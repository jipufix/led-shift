==> flow/design.v <==
`timescale 1ns / 1ps
module led_shift(
    input [7:0] switch,
    input [3:0] btns,
    input clk,
    output [7:0] led
    );
    parameter LEFT_SHIFT = 0;    
    parameter LOAD = 1;          
    parameter RIGHT_SHIFT = 2;   
    parameter CLEAR = 3;         
    reg [3:0] state = 4'b1000;  
    reg [3:0] next_state;
    reg [31:0] counter;
    reg strobe_1hz;
    parameter top_count = 100000000 - 1;  
    always @(posedge clk) begin
        if (counter >= top_count) begin
            strobe_1hz = 1'b1;
            counter = 32'b0;
        end else begin
            strobe_1hz = 1'b0;
            counter = counter + 32'b1;
        end
    end
    always @ (posedge clk) begin
        state <= next_state;
    end
    always @(*) begin
        next_state = 4'b0;
        case (1'b1)
            state[CLEAR]: begin
                if (btns[1])
                    next_state[LOAD] = 1'b1;
                else
                    next_state[CLEAR] = 1'b1;
            end
            state[LOAD]: begin
                if (btns[0])
                    next_state[LEFT_SHIFT] = 1'b1;
                else if (btns[2]) 
                    next_state[RIGHT_SHIFT] = 1'b1;
                else if (btns[3])
                    next_state[CLEAR] = 1'b1;
                else
                    next_state[LOAD] = 1'b1;
            end
            state[LEFT_SHIFT]: begin
               if (btns[1])
                    next_state[LOAD] = 1'b1;
               else if (btns[2]) 
                    next_state[RIGHT_SHIFT] = 1'b1;
               else if (btns[3])
                    next_state[CLEAR] = 1'b1;
               else
                    next_state[LEFT_SHIFT] = 1'b1;
            end
            state[RIGHT_SHIFT]: begin
               if (btns[1])
                    next_state[LOAD] = 1'b1;
               else if (btns[0]) 
                    next_state[LEFT_SHIFT] = 1'b1;
               else if (btns[3])
                    next_state[CLEAR] = 1'b1;
               else
                    next_state[RIGHT_SHIFT] = 1'b1;
            end
        endcase
    end
    shift_reg sr(clk, strobe_1hz, state, switch, led);
endmodule
`timescale 1ns / 1ps
module shift_reg(
    input clk,
    input strobe_1hz,
    input [3:0] state,   
    input [7:0] d_in,    
    output [7:0] led
    );
    reg [7:0] out;
    parameter LEFT_SHIFT = 0;    
    parameter LOAD = 1;          
    parameter RIGHT_SHIFT = 2;   
    parameter CLEAR = 3;         
    always @(posedge clk) begin
        if (state[CLEAR]) begin
            out <= 8'b0;
        end
        else if (state[LOAD]) begin
            out <= d_in;
        end
        else if (strobe_1hz)
            if (state[LEFT_SHIFT]) begin       
                out  <= {out[6:0], out[7]};
            end
            else if (state[RIGHT_SHIFT]) begin                           
                out <= {out[0], out[7:1]};
            end
    end
    assign led = out;
endmodule
=== Reports on led_shift ===
The steps from the RTL of led_shift to its reports follow in flow order.
Line numbers count from 1 in the design file above.
Operators: Yosys type, input widths -> output width; for muxes data width and select width s.
Cell names lack the library's common part.
A cell with - has no value.

* Top: led_shift
* Clock: clk
* Cell library: sky130hd
* Corner: tt_025C_1v80

=== Word level ===
Source: Yosys, flattened and elaborated, memories not mapped. Widths are those after wreduce. Registers that Yosys merges into a memory's read port (data or address) are not register bits. Print and check cells do not count. Equal cells are merged and count once.

* Add/sub/neg operators: 1
* Magnitude comparators: 1
* Multiplexer cells: 33
* Reduce/logical cells: 3

{| class="wikitable"
|+ Operator list
! operator !! number
|-
| $add 32x1->32 const B || 1
|-
| $ge 32x27->1 const B || 1
|-
| $mux 8 || 4
|-
| $mux 1 || 25
|-
| $mux 2 || 3
|-
| $reduce_bool 3->1 || 1
|-
| $mux 3 || 1
|-
| $reduce_and 2->1 || 1
|-
| $reduce_bool 2->1 || 1
|}

* Register bits: 45
* Output and inout port bits: 8

=== Logic depth ===
Depth = most cells in a row (Yosys ltp): at word level without a register or memory, in the mapped netlist without a sequential cell, where the memories' decode and read muxes count.

* Depth after elaboration: 7
* ABC_AREA: 1
* Gate-level depth with buffers: 9

=== Synthesis result ===
Yosys stat after the flow's synthesis: flattened, memories mapped to cells. It holds for the ABC_AREA given above (unset counts as 0); a run with the other value may have another netlist.

{| class="wikitable"
|+ Cell types
! cell !! number !! area in all (µm²)
|-
| dfxtp_1 || 45 || 900.864
|-
| nand2_1 || 79 || 296.534
|-
| nor2_1 || 51 || 191.434
|-
| inv_1 || 36 || 135.13
|-
| nand3_1 || 20 || 100.096
|-
| xor2_1 || 8 || 70.067
|-
| xnor2_1 || 7 || 61.309
|-
| o211ai_1 || 8 || 60.058
|-
| o21ai_0 || 12 || 60.058
|-
| a31oi_1 || 8 || 50.048
|-
| nor2_2 || 8 || 50.048
|-
| nor2_4 || 4 || 45.043
|-
| nand4_1 || 5 || 31.28
|-
| a21oi_1 || 5 || 25.024
|-
| o21bai_1 || 3 || 22.522
|-
| buf_12 || 1 || 20.019
|-
| nor3_1 || 4 || 20.019
|-
| nand2_2 || 3 || 18.768
|}

Not listed: further types 11, cells in them 16.

* Cells in the netlist: 323
* Chip area (Yosys): 2265.9 µm²
* Flip-flop cells: 45
* Buffer cells: 7

=== Worst setup path after synthesis ===
Path of least setup slack by OpenSTA after synthesis, without wires, with an ideal clock, recovery checks aside; 20% of the period is set as input and as output delay. Where synthesis merged equal registers, the netlist keeps one of their names.

* Path kind: register to register
* Start point: register counter[0]
* End point: register counter[5]
* Period: 1.93 ns
* Arrival: 1.304 ns
* Data required time: 1.814 ns
* Setup slack: 0.510 ns
* Delay of the path: 1.420 ns
* Driving pins on the path: 10
* Synthesis period reached: 1.42 ns

"delay of the path" is the arrival time less input delay plus setup time.
"driving pins on the path" counts driving pins, that of a launching flip-flop among them; a cell with two outputs on the path counts twice.
"synthesis period reached" = period - worst setup slack (recovery checks aside). The figure is calculated, with input and output delays left at 20% of the set period.
Between the ends stands the longest chain of elaborated cells between them, by number of cells; it is not shown to be the way that was timed. Of several equally long chains one is given.
A line is the first line of the expression or statement that the cell stems from. Yosys adds cells for indexed reads and writes and turns some case tables into memories.

* Cell sequence: dfxtp_1 ha_1 nand2_1 nor2_2 nand2_2 nand3b_2 nand3_2 nand2_4 buf_6 nor2_1
* Length of the longest elaborated chain: 1

{| class="wikitable"
|+ RTL lines, path post-synthesis
! what !! line !! text
|-
| start: declaration || 14 || <nowiki>reg [31:0] counter;</nowiki>
|-
| start: assignment || 20 || <nowiki>counter = 32'b0;</nowiki>
|-
| start: assignment || 23 || <nowiki>counter = counter + 32'b1;</nowiki>
|-
| $add 32x1->32 || 23 ||
|-
| end: assignment || 20 ||
|-
| end: assignment || 23 ||
|-
| end: declaration || 14 ||
|}

=== Path in the finished layout ===
From the final timing report of run A: the path of least setup slack in the routed layout; clock arrival at registers is part of the times.

* Path kind: register to output
* Start point: register sr.out[4]
* End point: output led[4]
* Period: 1.94 ns
* Arrival: 1.25 ns
* Data required time: 1.55 ns
* Setup slack: 0.31 ns
* Driving pins on the path: 2

At most two assigning lines are given for a register; there are more.

* Cell sequence: dfxtp_1 clkdlybuf4s50_1
* Length of the longest elaborated chain: 0

{| class="wikitable"
|+ RTL lines, path post-layout
! what !! line !! text
|-
| start: declaration || 80 || <nowiki>reg [7:0] out;</nowiki>
|-
| start: assignment || 90 || <nowiki>out <= d_in;</nowiki>
|-
| start: assignment || 94 || <nowiki>out  <= {out[6:0], out[7]};</nowiki>
|-
| end: declaration || 6 || <nowiki>output [7:0] led</nowiki>
|}

Lab notebook: led_shift

Measured data: module led_shift, platform sky130hd, 2 stored runs of the flow under differing settings, order arbitrary. Input and output delays are each 20% of the period that was set; the output load is 0.01 pF.
By "clock period achieved" is meant the clock period of the run minus its worst setup slack. This is arithmetic on one report: input and output delays are still those of the set period (20% each).
"time of the worst setup path" is the time allowed to the run's worst setup path (the clock period less input and output delay, where it has them) less its slack. Clock arrival times count: a late capture clock shortens it, a late launch clock lengthens it.
"total power after layout" is the tool's figure for a default switching activity; nothing was simulated.

=== Run A ===
{| class="wikitable"
! Setting !! Value
|-
| period_ns || 1.94
|-
| CORE_UTILIZATION || 15
|-
| SETUP_SLACK_MARGIN || 0.22
|-
| PLACE_DENSITY_LB_ADDON || 0.05
|-
| CORE_ASPECT_RATIO || 1.24
|-
| TNS_END_PERCENT || 60
|-
| ABC_AREA || 1
|-
| CTS_CLUSTER_SIZE || 24
|-
| SLEW_MARGIN || 15
|-
| CAP_MARGIN || 20
|-
| CORE_MARGIN || 2
|-
! Result !! Value
|-
| Yosys chip area after synthesis || 2265.9 µm²
|-
| Full die area || 16111.4 µm²
|-
| Standard-cell area after layout || 2926.6 µm²
|-
| Final utilization || 0.196
|-
| Smallest setup slack || 0.305 ns
|-
| Setup TNS || 0.000 ns
|-
| Final worst hold slack || 0.433 ns
|-
| Total power after layout || 2818 uW
|-
| Clock period achieved || 1.635 ns
|-
| Time of the worst setup path || 1.25 ns
|-
| Critical path kind || register to output
|}

=== Run B ===
{| class="wikitable"
! Setting !! Value
|-
| period_ns || 1.4
|-
| CORE_UTILIZATION || 38
|-
| SETUP_SLACK_MARGIN || 0.05
|-
| PLACE_DENSITY_LB_ADDON || 0.23
|-
| CORE_ASPECT_RATIO || 0.51
|-
| CORE_MARGIN || 7
|-
| CELL_PAD_IN_SITES_DETAIL_PLACEMENT || 1
|-
| TNS_END_PERCENT || 75
|-
| SLEW_MARGIN || 40
|-
| MIN_ROUTING_LAYER || met2
|-
| CAP_MARGIN || 20
|-
! Result !! Value
|-
| Yosys chip area after synthesis || 2213.4 µm²
|-
| Full die area || 8280.2 µm²
|-
| Standard-cell area after layout || 3294.4 µm²
|-
| Final utilization || 0.6
|-
| Smallest setup slack || -0.634 ns
|-
| Setup TNS || -15.955 ns
|-
| Final worst hold slack || 0.346 ns
|-
| Total power after layout || 3296 uW
|-
| Clock period achieved || 2.034 ns
|-
| Time of the worst setup path || 2.03 ns
|-
| Critical path kind || register to register
|}
